==> flow/design.v <==
`timescale 1ns / 1ps
module clock_divider (speed_reset_event,speed_down_event,speed_up_event,clk,reset,outclk);
input clk,reset;
output outclk;
reg outclk;
reg [31:0] counter;
reg [31:0] b = 32'd1216;  
input speed_up_event;
input speed_down_event;
input speed_reset_event;
always_ff @(posedge clk) begin
    if (reset) begin 
            outclk<=0;
            counter<=0;
	end
    else if (counter >= b ) begin
            outclk<= ~outclk;
            counter <= 0;
	end
    else counter<= counter+ 1'b1;
end
always_ff @(posedge clk) begin    
    if ( speed_up_event) b <= b - 32'd100;
    else if (speed_down_event) b<= b+32'd100;
    else if (speed_reset_event) b<= 32'd1216;
    else b<= b;
end 
endmodule
From RTL to reports: clock_divider:

The steps from the RTL of clock_divider to its reports follow in flow order.
Line numbers count from 1 in the design file above.
Cell names lack the library's common part.
Not given: -

* design top: clock_divider
* clock: clk
* standard-cell library: sky130hd
* timing corner: tt_025C_1v80

Word-level counts:

Counts by Yosys on the flattened word-level netlist (proc, flatten, opt, wreduce; memories kept). Register bits leave out memories and registers merged into their read ports (data or address). Print and check cells are left out. Cells with the same type and inputs are merged into one.

* elaborated cells: 13
* flip-flop bits (word level): 65
* input port bits: 5
* output and inout bits: 1

* reduce/logical cells: 2
* add/subtract/negate cells: 3
* mux-type cells: 3
* $lt $le $gt $ge: 1
* bitwise gates (word level): 1

Operators with widths (number)
* 32-bit two-way mux: 3
* 32-bit by 1-bit adder with 32-bit output with constant B: 1
* 32-bit >= comparator: 1
* 32-bit by 7-bit adder with 32-bit output with constant B: 1
* 32-bit by 7-bit subtractor with 32-bit output with constant B: 1
* 3-bit nonzero test: 1
* 2-bit OR reduction: 1
* 1-bit NOT: 1

Depth:

Yosys ltp: most cells in a row. Word level: on the elaborated netlist, between registers, memories and ports. Mapped: between sequential cells and ports; inverters and the memories' decode and read muxes count.

* depth after elaboration: 3
* ABC_AREA: 1
* depth in mapped cells: 13

Mapped cells and area:

Yosys stat after the flow's synthesis: flattened, memories mapped to cells. It holds for the ABC_AREA given above (unset counts as 0); a run with the other value may have another netlist.
The area totals of this step are shown rounded.

* cells in the netlist: 765
* area of sequential cells: 0.00156 mm²
* chip area (Yosys): 0.00506 mm²
* buffer cells: 12
* flip-flop cells: 63

Cell types
* edfxtp_1: number 30, area in all 900.864 µm²
* nand2_1: number 197, area in all 739.459 µm²
* dfxtp_1: number 33, area in all 660.634 µm²
* ha_1: number 34, area in all 425.408 µm²
* nor2_1: number 102, area in all 382.867 µm²
* inv_1: number 90, area in all 337.824 µm²
* nand3_1: number 55, area in all 275.264 µm²
* a21oi_1: number 49, area in all 245.235 µm²
* o21ai_0: number 44, area in all 220.211 µm²
* nor3_1: number 27, area in all 135.13 µm²
* xor2_1: number 13, area in all 113.859 µm²
* nand4_1: number 11, area in all 68.816 µm²
* nand3b_1: number 7, area in all 52.55 µm²
* nor2_2: number 8, area in all 50.048 µm²
* nor2_4: number 4, area in all 45.043 µm²
* xnor2_1: number 5, area in all 43.792 µm²
* nand2_2: number 6, area in all 37.536 µm²
* buf_2: number 7, area in all 35.034 µm²

Not listed: further types 24, cells in them 43.

Worst setup path after synthesis:

Source: OpenSTA report_checks on the synthesized netlist (no wires, ideal clock, input and output delay 20% of the period each), path of least setup slack; recovery checks are left aside. Register names are those of the netlist, which keeps one name where synthesis merged equal registers.

* path kind: input port to flip-flop
* from: input port speed_up_event
* to: register b[10]
* path slack: 0.479 ns
* stages: 3
* required time: 2.129 ns
* external input delay: 0.534 ns
* time at the first pin: 0.534 ns
* period: 2.67 ns
* arrival time: 1.650 ns
* delay of the path: 1.657 ns
* period reached after synthesis: 2.191 ns

"delay of the path" = arrival - input delay + setup time.
"stages" counts driving pins, that of a launching flip-flop among them; a cell with two outputs on the path counts twice.
"period reached after synthesis" = period - worst setup slack (recovery checks aside). The figure is calculated, with input and output delays left at 20% of the set period.
The rows between start and end are the longest chain of elaborated cells between them; the timing report does not say that the signal goes this way. Where chains are equally long, one stands for them.
A line is the first line of the expression or statement that the cell stems from. Yosys adds cells for indexed reads and writes and turns some case tables into memories.
At most two assigning lines are given for a register; there are more.
The path ends at the enable pin of a flip-flop; only ways to that pin are counted.

* path through: inv_1 clkbuf_1 nand3b_1
* length of the longest elaborated chain: 1
* elaborated cells on any way between the ends: 1
* source lines of those cells: 0
* those cells by class: reduce/logical (1)

Ends and longest elaborated chain, after synthesis
* start, declared: line 8 `input speed_up_event;`
* 3-bit nonzero test
* end, assigned: line 23 `if ( speed_up_event) b <= b - 32'd100;`
* end, assigned: line 24 `else if (speed_down_event) b<= b+32'd100;`
* end, declared: line 7 `reg [31:0] b = 32'd1216;`

Path in the finished layout:

Path of least setup slack in the final report of run 1 (OpenROAD, finished layout, wires in). Where an end is a register, its clock arrival counts in the times.

* path kind: flip-flop to flip-flop
* from: register b[6]
* to: register counter[21]
* arrival time: 2.17 ns
* time at the first pin: 0.34 ns
* path slack: -0.49 ns
* period: 1.4 ns
* stages: 13
* required time: 1.68 ns

The rows between start and end are the longest chain of elaborated cells between them; the timing report does not say that the signal goes this way. Where chains are equally long, one stands for them.
At most two assigning lines are given for a register; there are more.

* path through: edfxtp_1 inv_2 ha_1 nand2_2 inv_1 a21oi_2 nand2_1 nand2_1 nand2_2 nand2_4 nand3_4 clkbuf_16 a21oi_2
* length of the longest elaborated chain: 2
* elaborated cells on any way between the ends: 2
* source lines of those cells: 1
* those cells by class: compare (1); reduce/logical (1)

Ends and longest elaborated chain, post-layout
* start, declared: line 7 `reg [31:0] b = 32'd1216;`
* start, assigned: line 23 `if ( speed_up_event) b <= b - 32'd100;`
* start, assigned: line 24 `else if (speed_down_event) b<= b+32'd100;`
* 32-bit >= comparator: line 16 `else if (counter >= b ) begin`
* 2-bit OR reduction
* end, assigned: line 14 `counter<=0;`
* end, assigned: line 20 `else counter<= counter+ 1'b1;`
* end, declared: line 6 `reg [31:0] counter;`

FLOW RESULTS
============

Design clock_divider on sky130hd. What follows are 2 stored runs of the flow, each under its own settings; their order means nothing. The constraints put input and output delay at 20% of the set period each and load the outputs with 0.01 pF.
"clock period achieved" is the run's clock period less its worst setup slack. It is reckoned from that one timing run; input and output delays stay at 20% of the period that was set.
"time of the worst setup path" means the part of the period allowed to the worst setup path (the constraints hold back 20% at inputs and 20% at outputs) less its slack; where the path has registers, the arrival times of their clocks count too.
"overall power" rests on the timing tool's default activity at the inputs, not on a simulated workload.
The results are shown rounded.

### Run 1

Settings: `period_ns=1.4`, `CORE_UTILIZATION=40`, `SETUP_SLACK_MARGIN=-0.05`, `CORE_ASPECT_RATIO=0.91`, `CELL_PAD_IN_SITES_GLOBAL_PLACEMENT=1`, `CELL_PAD_IN_SITES_DETAIL_PLACEMENT=0`, `TNS_END_PERCENT=70`, `ABC_AREA=1`, `MIN_ROUTING_LAYER=met1`, `MAX_ROUTING_LAYER=met5`, `CAP_MARGIN=20`, `CORE_MARGIN=2`, `SLEW_MARGIN=20`

- Netlist area reported by Yosys: 0.00506 mm²
- Final design utilization: 64.2%
- Time of the worst setup path: 1.89 ns
- Worst setup path kind: flip-flop to flip-flop
- Area inside the die boundary: 0.0136 mm²
- Worst setup slack after layout: -0.494 ns
- Clock period achieved: 1.894 ns
- Overall power: 8,400 µW

### Run 2

Settings: `period_ns=1.74`, `CORE_UTILIZATION=47`, `PLACE_DENSITY=0.69`, `CORE_ASPECT_RATIO=0.85`, `CORE_MARGIN=8`, `TNS_END_PERCENT=55`, `CTS_CLUSTER_DIAMETER=315`, `CAP_MARGIN=20`, `MAX_ROUTING_LAYER=met5`, `SLEW_MARGIN=20`

- Worst setup slack after layout: -0.555 ns
- Time of the worst setup path: 2.29 ns
- Worst setup path kind: flip-flop to flip-flop
- Final design utilization: 71.9%
- Area inside the die boundary: 0.013 mm²
- Netlist area reported by Yosys: 0.0045 mm²
- Clock period achieved: 2.295 ns
- Overall power: 7,520 µW
